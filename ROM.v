==> flow/design.v <==
module ROM(input clk, input rst, input [31:0]addr, output reg[31:0] dout);
    reg [8:0]mem[256:0];
    integer  i;
    always @(posedge clk) begin
        if(rst) begin
            for (i = 0; i < 256; i = i + 1)
                mem[i] <= 0;
            mem[3] <= 32;
            mem[7] <= 42;
            mem[11] <= 69;
        end
        if (addr < 253)
            dout <= {mem[addr[7:0]], mem[addr[7:0] + 1], mem[addr[7:0] + 2], mem[addr[7:0] + 3]};
        else begin
            case (addr)
                253: dout <= {mem[addr[7:0]], mem[addr[7:0] + 1], mem[addr[7:0] + 2], 8'b0};
                254: dout <= {mem[addr[7:0]], mem[addr[7:0] + 1], 16'b0};
                255: dout <= {mem[addr[7:0]], 24'b0};
            endcase
        end
    end
endmodule
From RTL to reports: ROM

What the tools print for ROM, step after step.
Lines are those of the file above, counted from 1.
Operators carry their Yosys type and port widths (W data, S select, Z words).
Cell names lack the library's common part.
A cell with - has no value.

Design top: ROM
Clock port: clk
Library: sky130hd
Corner: tt_025C_1v80

Elaborated design

Counts by Yosys on the flattened word-level netlist (proc, flatten, opt, wreduce). Print and check cells are left out. Cells with the same type and inputs are merged into one.

Input port bits: 34
Bits in registers: 32
Elaborated cells: 1046
Output and inout bits: 32

$lt $le $gt $ge: 1
Add/sub/neg operators: 3
Multiplexer cells: 6
Equality and inequality tests: 1026
Reduce/logical cells: 9

Operators with widths:

| cell                  | count |
| $eq A9 B8 Y1 const B  | 384 |
| $eq A9 B7 Y1 const B  | 192 |
| $eq A8 B8 Y1 const B  | 128 |
| $reduce_or A253 Y1    | 4 |
| $eq A9 B6 Y1 const B  | 96 |
| $eq A8 B7 Y1 const B  | 64 |
| $eq A9 B5 Y1 const B  | 48 |
| $eq A8 B6 Y1 const B  | 32 |
| $eq A9 B4 Y1 const B  | 24 |
| $pmux W9 S5           | 3 |
| $eq A8 B5 Y1 const B  | 16 |
| $eq A9 B3 Y1 const B  | 12 |
| $eq A32 B8 Y1 const B | 3 |
| $pmux W32 S3          | 1 |
| $eq A8 B4 Y1 const B  | 8 |
| $eq A9 B2 Y1 const B  | 6 |
| $lt A32 B8 Y1 const B | 1 |
| $eq A8 B3 Y1 const B  | 4 |
| $pmux W8 S4           | 1 |
| $mux W32              | 1 |
| $eq A9 B1 Y1 const B  | 3 |
| $eq A9 B9 Y1 const B  | 3 |
| $logic_not A9 Y1      | 3 |
| $add A8 B2 Y9 const B | 2 |
| $eq A8 B2 Y1 const B  | 2 |
| $add A8 B1 Y9 const B | 1 |
| $eq A8 B1 Y1 const B  | 1 |
| $logic_not A8 Y1      | 1 |
| $reduce_bool A4 Y1    | 1 |

Depth

Yosys ltp: most cells in a row. Word level: on the elaborated netlist, between registers, memories and ports. Mapped: between sequential cells and ports; inverters and the memories' decode and read muxes count.

Word-level depth: 6
ABC_AREA: 0
Gate-level depth with buffers: 5
Mapped depth without buffers: 5

After synthesis

Source: synth_stat.txt of the flow (Yosys; design flattened, memories mapped). It holds for the ABC_AREA given above (unset counts as 0); a run with the other value may have another netlist.

Cell types:

| type     | count | total area (um^2) |
| edfxtp_1 | 26    | 780.749 |
| nor4_2   | 7     | 87.584 |
| a21oi_1  | 9     | 45.043 |
| buf_4    | 6     | 45.043 |
| nor2_1   | 10    | 37.536 |
| nor3_1   | 6     | 30.029 |
| ha_1     | 2     | 25.024 |
| nor4_4   | 1     | 21.27 |
| mux2i_1  | 2     | 20.019 |
| xnor2_1  | 2     | 17.517 |
| nor3_4   | 1     | 16.266 |
| nand2_1  | 4     | 15.014 |
| nand3_1  | 3     | 15.014 |
| nor4b_2  | 1     | 15.014 |
| nand2b_1 | 2     | 12.512 |
| nand4_1  | 2     | 12.512 |
| nand4_2  | 1     | 12.512 |
| nor4_1   | 2     | 12.512 |

Other cell types: 19; their cells: 21.

Standard cells after synthesis: 108
Synthesis area: 0.0013763 mm^2
Sequential area: 0.0007807 mm^2
Buffer cells: 8
Flip-flops: 26

Worst setup path after synthesis

OpenSTA on the mapped netlist: ideal clock, no wires. The path of least setup slack (recovery checks aside). Input and output delay are each 20% of the period. Register names are those of the netlist, which keeps one name where synthesis merged equal registers.

Path type: input to register
Start point: input addr[20]
End point: register dout[6]
Arrival time: 1.637 ns
Delay of the path: 1.424 ns
Stages on the path: 5
Required time: 1.605 ns
Slack: -0.032 ns
External input delay: 0.348 ns
Time at the first pin: 0.348 ns
Path buffers: 0
Library setup time: 0.135 ns
Period: 1.74 ns
Period reached after synthesis: 1.772 ns

"delay of the path" is the arrival time less input delay plus setup time.
"stages on the path": output pins that drive a net of the path, with the launching flip-flop's if there is one; two outputs of one cell count as two.
"period reached after synthesis" is the clock period less the worst setup slack; recovery checks do not enter. This is arithmetic on one report: input and output delays are still those of the set period (20% each).
The rows between start and end are the longest chain of elaborated cells between them; the timing report does not say that the signal goes this way. Where chains are equally long, one stands for them.
A line is the first line of the expression or statement that the cell stems from. Yosys adds cells for indexed reads and writes and turns some case tables into memories.
A register here has more assigning lines than the two given.
Ways into the end's enable are left out, as the timed path ends at the data pin.

Cell sequence: nor4_2 > and4_4 > nand2_4 > inv_2 > and4_1
Length of the longest elaborated chain: 3
Elaborated cells on any way between the ends: 6
RTL lines with such cells: 2
Those cells by class: compare: 1; eq/ne: 3; mux: 2

RTL lines, path after synthesis:

| element            | RTL line | source |
| start: declaration | 1        | `module ROM(input clk, input rst, input [31:0]addr, output reg[31:0] dout);` |
| $eq A32 B8 Y1      | 15       | `case (addr)` |
| $pmux W32 S3       | 15       |  |
| $mux W32           | 12       | `if (addr < 253)` |
| end: assignment    | 13       | `dout <= {mem[addr[7:0]], mem[addr[7:0] + 1], mem[addr[7:0] + 2], mem[addr[7:0] + 3]};` |
| end: assignment    | 16       | `253: dout <= {mem[addr[7:0]], mem[addr[7:0] + 1], mem[addr[7:0] + 2], 8'b0};` |
| end: declaration   | 1        |  |

Timing after layout

Path of least setup slack in the final report of job 1 (OpenROAD, finished layout, wires in). Where an end is a register, its clock arrival counts in the times.

Path type: input to register
Start point: input addr[20]
End point: register dout[10]
Period: 1.84 ns
Library setup time: 0.14 ns
Stages on the path: 5
Time at the first pin: 0.37 ns
Slack: 0.10 ns
Required time: 2.00 ns
Path buffers: 1
Arrival time: 1.91 ns
External input delay: 0.37 ns

The rows between start and end are the longest chain of elaborated cells between them; the timing report does not say that the signal goes this way. Where chains are equally long, one stands for them.
A register here has more assigning lines than the two given.
Ways into the end's enable are left out, as the timed path ends at the data pin.

Cell sequence: clkdlybuf4s50_1 > nor4_4 > nand4_2 > nor3_4 > mux2i_1
Length of the longest elaborated chain: 3
Elaborated cells on any way between the ends: 6
RTL lines with such cells: 2
Those cells by class: compare: 1; eq/ne: 3; mux: 2

RTL lines, path post-layout:

| element            | RTL line | source |
| start: declaration | 1        | `module ROM(input clk, input rst, input [31:0]addr, output reg[31:0] dout);` |
| $eq A32 B8 Y1      | 15       | `case (addr)` |
| $pmux W32 S3       | 15       |  |
| $mux W32           | 12       | `if (addr < 253)` |
| end: assignment    | 13       | `dout <= {mem[addr[7:0]], mem[addr[7:0] + 1], mem[addr[7:0] + 2], mem[addr[7:0] + 3]};` |
| end: assignment    | 16       | `253: dout <= {mem[addr[7:0]], mem[addr[7:0] + 1], mem[addr[7:0] + 2], 8'b0};` |
| end: declaration   | 1        |  |

Subject: ROM on sky130hd, stored results

Hello all,

Flow measurements of ROM on sky130hd: 2 stored runs with different settings, listed in no order. Input and output delays are each 20% of the period that was set; the output load is 0.01 pF.
"reached clock period": clock period set for the run, less the worst setup slack. It is reckoned from that one timing run; input and output delays stay at 20% of the period that was set.
"critical setup path time" is the time allowed to the run's worst setup path (the clock period less input and output delay, where it has them) less its slack. Clock arrival times count: a late capture clock shortens it, a late launch clock lengthens it.
"total design power": no workload was simulated; the value follows from the tool's default switching activity.

## Job 1

==> flow/run.sh <==
#!/bin/bash
# the make line also repeats the synthesis and layout settings of config.mk as NAME=value (left out here)
make -C /OpenROAD-flow-scripts/flow DESIGN_CONFIG=/design/flow/config.mk WORK_HOME=/design/flow/orfs CLKGATE_MAP_FILE= finish
==> flow/config.mk <==
export PLATFORM = sky130hd
export DESIGN_NAME = ROM
export DESIGN_NICKNAME = ROM
export VERILOG_FILES = /design/flow/design.v
export SDC_FILE = /design/flow/constraint.sdc
export NUM_CORES = 4
export LEC_CHECK = 0
export CAP_MARGIN = 20
export CORE_MARGIN = 2
export CORE_UTILIZATION = 40
export SLEW_MARGIN = 20
==> flow/constraint.sdc <==
create_clock -name core_clock -period 1.84 [get_ports {clk}]
set_input_delay 0.3680 -clock core_clock [delete_from_list [all_inputs] [get_ports {clk}]]
set_output_delay 0.3680 -clock core_clock [all_outputs]
set_load 0.01 [all_outputs]

| result of job 1 | value |
|---|---|
| summed negative setup slack | 0.000 ns |
| worst setup slack after layout | 0.097 ns |
| chip area in the Yosys report | 0.0013763 mm^2 |
| die size | 0.0039263 mm^2 |
| standard-cell area after layout | 0.0022334 mm^2 |
| critical setup path time | 1.38 ns |
| worst path kind | input to register |
| total design power | 1.032 mW |
| final worst hold slack | 0.836 ns |
| reached clock period | 1.743 ns |
| utilization in the final report | 67.5 % |

## Job 2

==> flow/run.sh <==
#!/bin/bash
# the make line also repeats the synthesis and layout settings of config.mk as NAME=value (left out here)
make -C /OpenROAD-flow-scripts/flow DESIGN_CONFIG=/design/flow/config.mk WORK_HOME=/design/flow/orfs CLKGATE_MAP_FILE= finish
==> flow/config.mk <==
export PLATFORM = sky130hd
export DESIGN_NAME = ROM
export DESIGN_NICKNAME = ROM
export VERILOG_FILES = /design/flow/design.v
export SDC_FILE = /design/flow/constraint.sdc
export NUM_CORES = 4
export LEC_CHECK = 0
export CAP_MARGIN = 20
export CORE_MARGIN = 2
export CORE_UTILIZATION = 58
export CTS_CLUSTER_DIAMETER = 113
export GPL_TIMING_DRIVEN = 1
export PLACE_DENSITY_LB_ADDON = 0.18
export SLEW_MARGIN = 20
==> flow/constraint.sdc <==
create_clock -name core_clock -period 1.48 [get_ports {clk}]
set_input_delay 0.2960 -clock core_clock [delete_from_list [all_inputs] [get_ports {clk}]]
set_output_delay 0.2960 -clock core_clock [all_outputs]
set_load 0.01 [all_outputs]

Job 2: incomplete, placement halted on DPL-0033

Thanks
