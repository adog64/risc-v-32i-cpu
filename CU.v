==> flow/design.v <==
module CU(
    input clk, 
    input[31:0] instr,
    input BEq,
    input BLT,
    output reg PcSel, 
    output reg PcInc,
    output reg RegWEn, 
    output reg[4:0] RD,
    output reg[4:0] RS1,
    output reg[4:0] RS2,
    output[31:0] Imm,
    output reg ImmSel,
    output reg BrUn, 
    output reg BSel, 
    output reg ASel,
    output reg[3:0] AluOp,
    output reg WbSel,
    output reg MemWEn);
    reg[4:0] state;
    reg[11:0] immGrab;
    reg immSel;
    ImmSE immSE(.imm(immGrab), .immSel(immSel), .extdImm(Imm));
    initial begin
        state <= 5'b00001;
    end
    always @(posedge clk) begin
        case (state)
            5'b00001: begin
                PcSel <= 0;
                PcInc <= 1;
                RegWEn <= 0;
                MemWEn <= 0;
                state <= state << 1;
            end
            5'b00010: begin
                RS1 <= instr[19:15];
                RS2 <= instr[24:20];
                PcInc <= 0;
                case(instr[6:0])
                    7'b0010011: begin    
                        immSel <= 0;
                        immGrab <= instr[31:20];
                    end
                    7'b0000011: begin    
                        immSel <= 0;
                        immGrab <= instr[31:20];
                    end
                    7'b0100011: begin    
                        immSel <= 0;
                        immGrab[11:5] <= instr[31:25];
                        immGrab[4:0] <= instr[11:7];
                    end
                    7'b1100011: begin    
                        immSel <= 1;
                        immGrab[11] <= instr[31];
                        immGrab[10] <= instr[7];
                        immGrab[9:4] <= instr[30:25];
                        immGrab[3:0] <= instr[11:8];
                    end
                endcase
                RegWEn <= 1;
                state <= state << 1;
            end
            5'b00100: begin
                ASel <= (instr[6:0] == 7'b0000011 || instr[6:0] == 7'b1000011);
                BSel <= ~(instr[6:0] == 7'b0110011);
                if (instr[6:0] == 7'b0100011 || instr[6:0] == 7'b0000011 || instr[6:0] == 7'b1100011)
                    ALU_Op <= 4'b0000;
                else
                    ALU_Op <= {instr[30], instr[14:12]};
                BrUn <= instr[14:13] == 2'b11;
                state <= state << 1;
            end
            5'b01000: begin
                MemWEn <= instr[6:0] == 7'b0100011;
                state <= state << 1;
            end
            5'b10000: begin
                RD <= instr[11:7];
                WbSel <= !(instr[6:0] == 7'b0000011);
                RegWEn <= (instr[6:0] == 7'b0000011 || instr[6:0] == 7'b0110011 || instr[6:0] == 7'b0010011);
                state <= 5'b00001;
            end
        endcase
    end
endmodule
module ImmSE (
    input[11:0] imm,
    input immSel,
    output reg[31:0] extdImm
);
    always @(imm) begin
        if (imm[11])
            extdImm <= {21'b1_1111_1111_1111_1111_1111, imm[10:0]} << immSel;
        else
            extdImm <= {21'b0, imm[10:0]} << immSel;
    end
endmodule
# From RTL to reports: CU
# Tool output for the design above, in the order of the flow.
# Line numbers count from 1 in the design file above.
# Cell names lack the library's common part.
# A cell with n/a has no value.
[inputs]
top_module = "CU"
clock_port = "clk"
cell_library = "sky130hd"
lib_corner = "tt_025C_1v80"

# Elaborated design
# Source: Yosys, flattened and elaborated, memories not mapped. Widths are those after wreduce. Registers that Yosys merges into a memory's read port (data or address) are not register bits. Print and check cells do not count. Equal cells are merged and count once.
[word_totals]
register_bits = 40
latchBits = 0
ram_bits = 0
romBits = 0
clocked_rd_ports_x_width = 0
n_memories = 0
inputBits = 35
output_inout_bits = 60
[classes]
add_sub_neg = 0
n_mul = 0
n_div = 0
n_cmp = 0
equal = 12
shifts = 2
muxes = 10
n_logic = 1
reduce_and_logical = 17
[ops]
columns = ["operator", "n"]
rows = [
  ["left shift 11 x 1 -> 32 bit", 1],
  ["left shift 32 x 1 -> 32 bit", 1],
  ["2-to-1 mux 32 bit", 1],
  ["case mux 5 bit (select 2 bit)", 2],
  ["== test 7 x 6 -> 1 bit with constant B", 2],
  ["== test 7 bit with constant B", 2],
  ["case mux 4 bit (select 3 bit)", 1],
  ["nonzero test 2 bit", 4],
  ["OR reduction 4 bit", 2],
  ["case mux 1 bit (select 2 bit)", 4],
  ["== test 7 x 2 -> 1 bit with constant B", 1],
  ["== test 7 x 5 -> 1 bit with constant B", 1],
  ["AND reduction 2 bit", 3],
  ["nonzero test 3 bit", 2],
  ["case mux 1 bit (select 3 bit)", 2],
  ["== test 5 x 1 -> 1 bit with constant B", 1],
  ["== test 5 x 2 -> 1 bit with constant B", 1],
  ["== test 5 x 3 -> 1 bit with constant B", 1],
  ["== test 5 x 4 -> 1 bit with constant B", 1],
  ["== test 5 bit with constant B", 1],
  ["logical OR 1 bit", 3],
  ["OR reduction 3 bit", 1],
  ["== test 2 bit with constant B", 1],
  ["OR reduction 2 bit", 1],
  ["inverter 1 bit", 1],
  ["logical NOT 1 bit", 1],
]

# Depth
# Depth = most cells in a row (Yosys ltp): at word level without a register or memory, in the mapped netlist without a sequential cell, where the memories' decode and read muxes count.
[depth]
word_depth = 4
ABC_AREA = 0
ltp_mapped = 5
mapped_depth_nobuf = 3

# Synthesis result
# Source: synth_stat.txt of the flow (Yosys; design flattened, memories mapped). It holds for the ABC_AREA given above (unset counts as 0); a run with the other value may have another netlist.
[types]
columns = ["cell", "n", "area_total_um2"]
rows = [
  ["edfxtp_1", 40, 1.2E+03],
  ["mux2_2", 22, 247.738],
  ["buf_4", 26, 195.187],
  ["mux2_4", 5, 75.072],
  ["buf_6", 4, 45.043],
  ["a2111oi_1", 2, 20.019],
  ["nand3_4", 1, 17.517],
  ["xnor2_1", 2, 17.517],
  ["nor3_4", 1, 16.266],
  ["a2111oi_2", 1, 15.014],
  ["buf_2", 3, 15.014],
  ["clkbuf_1", 4, 15.014],
  ["nor2_1", 4, 15.014],
  ["nand2b_4", 1, 13.763],
  ["nor2b_1", 2, 12.512],
  ["nor4_1", 2, 12.512],
  ["inv_1", 3, 11.261],
  ["nand4bb_1", 1, 11.261],
]
# Not listed: further types 17, cells in them 21.
[mapped]
cells = 145
yosys_area_mm2 = 0.002097
ff_cells = 40
buf_cells = 38
# By module: a second synthesis without flattening, with its own total; a netlist apart from the flattened one above.
[hier_totals]
hier_cells = 153
hier_area_mm2 = 0.002092
# Rows give one instance, submodules left out.
[by_module]
columns = ["module", "instances", "n_cells", "mod_area_mm2", "seq_area_mm2"]
rows = [
  ["CU", 1, 120, 0.0017642, 0.0012012],
  ["ImmSE", 1, 33, 0.0003278, 0],
]

# Timing after synthesis
# Source: OpenSTA report_checks on the synthesized netlist (no wires, ideal clock, input and output delay 20% of the period each), path of least setup slack; recovery checks are left aside. Register names are those of the netlist, which keeps one name where synthesis merged equal registers.
[synth_path]
path_kind = "in2reg"
start = "input port instr[2]"
end = "register immGrab[10]"
clock_period_ps = 3400
in_delay_ps = 680
setup_time_ps = 397
t_arrival_ps = 2009
slack_ps = 994
path_delay_ps = 1726
driving_pins = 3
n_path_buf = 1
period_less_setup_slack_ps = 2406
# "path_delay_ps" = arrival - input delay + setup time.
# "driving_pins": output pins that drive a net of the path, with the launching flip-flop's if there is one; two outputs of one cell count as two.
# "period_less_setup_slack_ps" is the clock period less the worst setup slack; recovery checks do not enter. This is arithmetic on one report: input and output delays are still those of the set period (20% each).
# The rows between start and end are the longest chain of elaborated cells between them; the timing report does not say that the signal goes this way. Where chains are equally long, one stands for them.
# A line is the first line of the expression or statement that the cell stems from. Yosys adds cells for indexed reads and writes and turns some case tables into memories.
# A register here has more assigning lines than the two given.
# The path ends at the enable pin of a flip-flop; only ways to that pin are counted.
[synth_between]
cell_sequence = "nand4bb_1 -> buf_6 -> a2111oi_1"
elab_chain_len = 4
cells_between = 7
classes_between = "eq/ne: 4; reduce/logical: 3"
[synth_rtl]
columns = ["item", "line", "source"]
rows = [
  ["start, declared", 3, "input[31:0] instr,"],
  ["== test 7 x 2 -> 1 bit", 40, "case(instr[6:0])"],
  ["OR reduction 3 bit", "n/a", ""],
  ["nonzero test 2 bit", "n/a", ""],
  ["AND reduction 2 bit", "n/a", ""],
  ["end, assigned", 43, "immGrab <= instr[31:20];"],
  ["end, assigned", 47, "immGrab <= instr[31:20];"],
  ["end, declared", 21, "reg[11:0] immGrab;"],
]

# Worst path after layout
# Path of least setup slack in the final report of run 1 (OpenROAD, finished layout, wires in). Where an end is a register, its clock arrival counts in the times.
# The report prints the path's times to 10 ps; the period is as set.
[layout_path]
path_kind = "reg2out"
start = "register immGrab[11]"
end = "output port Imm[11]"
clock_period_ps = 3130
out_delay_ps = 630
t_arrival_ps = 1780
slack_ps = 720
driving_pins = 3
n_path_buf = 1
# The rows between start and end are the longest chain of elaborated cells between them; the timing report does not say that the signal goes this way. Where chains are equally long, one stands for them.
# A register here has more assigning lines than the two given.
[layout_between]
cell_sequence = "edfxtp_1 -> mux2_2 -> clkdlybuf4s50_1"
elab_chain_len = 1
cells_between = 1
cone_lines = 1
classes_between = "mux: 1"
[layout_rtl]
columns = ["item", "line", "source"]
rows = [
  ["start, declared", 21, "reg[11:0] immGrab;"],
  ["start, assigned", 43, "immGrab <= instr[31:20];"],
  ["start, assigned", 47, "immGrab <= instr[31:20];"],
  ["2-to-1 mux 32 bit", 94, "if (imm[11])"],
  ["end, declared", 12, "output[31:0] Imm,"],
]

Memo
Re: implementation data of CU

Flow measurements of CU on sky130hd: 2 stored runs with different settings, listed in no order. Input and output delays are each 20% of the period that was set; the output load is 0.01 pF.
"achievedPeriod_ps": clock period set for the run, less the worst setup slack. It is reckoned from that one timing run; input and output delays stay at 20% of the period that was set.
"worst_path_allowed_less_slack_ps" is the time allowed to the run's worst setup path (the clock period less input and output delay, where it has them) less its slack. Clock arrival times count: a late capture clock shortens it, a late launch clock lengthens it.
By "power_mw" is meant OpenSTA's value without simulated activity: inputs other than the clock are taken to toggle once in ten clock periods, and the tool carries that through the logic.
"worst_path_allowed_less_slack_ps" is known to 10 ps.

# run 1
==> flow/run.sh <==
#!/bin/bash
# the make line also repeats the synthesis and layout settings of config.mk as NAME=value (left out here)
make -C /OpenROAD-flow-scripts/flow DESIGN_CONFIG=/design/flow/config.mk WORK_HOME=/design/flow/orfs CLKGATE_MAP_FILE= finish
==> flow/config.mk <==
export PLATFORM = sky130hd
export DESIGN_NAME = CU
export DESIGN_NICKNAME = CU
export VERILOG_FILES = /design/flow/design.v
export SDC_FILE = /design/flow/constraint.sdc
export NUM_CORES = 4
export LEC_CHECK = 0
export CAP_MARGIN = 20
export CORE_ASPECT_RATIO = 0.63
export CORE_MARGIN = 2
export CORE_UTILIZATION = 33
export CTS_CLUSTER_DIAMETER = 252
export GPL_TIMING_DRIVEN = 0
export HOLD_SLACK_MARGIN = -0.08
export PLACE_DENSITY = 0.69
export SLEW_MARGIN = 20
==> flow/constraint.sdc <==
create_clock -name core_clock -period 3.13 [get_ports {clk}]
set_input_delay 0.6260 -clock core_clock [delete_from_list [all_inputs] [get_ports {clk}]]
set_output_delay 0.6260 -clock core_clock [all_outputs]
set_load 0.01 [all_outputs]

==> run 1: results <==
setupTns_ps=0
achievedPeriod_ps=2407
fin_ws_ps=723
ys_area_mm2=0.002097
layout_utilization_pct=53.0
fin_hold_ws_ps=676
stdcell_area_mm2=0.003168
worst_path_allowed_less_slack_ps=1780
path_kind="reg2out"
die_mm2=0.007025
power_mw=1.107

# run 2
==> flow/run.sh <==
#!/bin/bash
# the make line also repeats the synthesis and layout settings of config.mk as NAME=value (left out here)
make -C /OpenROAD-flow-scripts/flow DESIGN_CONFIG=/design/flow/config.mk WORK_HOME=/design/flow/orfs CLKGATE_MAP_FILE= finish
==> flow/config.mk <==
export PLATFORM = sky130hd
export DESIGN_NAME = CU
export DESIGN_NICKNAME = CU
export VERILOG_FILES = /design/flow/design.v
export SDC_FILE = /design/flow/constraint.sdc
export NUM_CORES = 4
export LEC_CHECK = 0
export CAP_MARGIN = 20
export CORE_MARGIN = 2
export CORE_UTILIZATION = 40
export SLEW_MARGIN = 20
==> flow/constraint.sdc <==
create_clock -name core_clock -period 2.03 [get_ports {clk}]
set_input_delay 0.4060 -clock core_clock [delete_from_list [all_inputs] [get_ports {clk}]]
set_output_delay 0.4060 -clock core_clock [all_outputs]
set_load 0.01 [all_outputs]

==> run 2: results <==
setupTns_ps=0
achievedPeriod_ps=1889
fin_ws_ps=141
ys_area_mm2=0.002097
layout_utilization_pct=60.0
fin_hold_ws_ps=673
stdcell_area_mm2=0.0030442
worst_path_allowed_less_slack_ps=1480
path_kind="reg2out"
die_mm2=0.0058377
power_mw=1.724
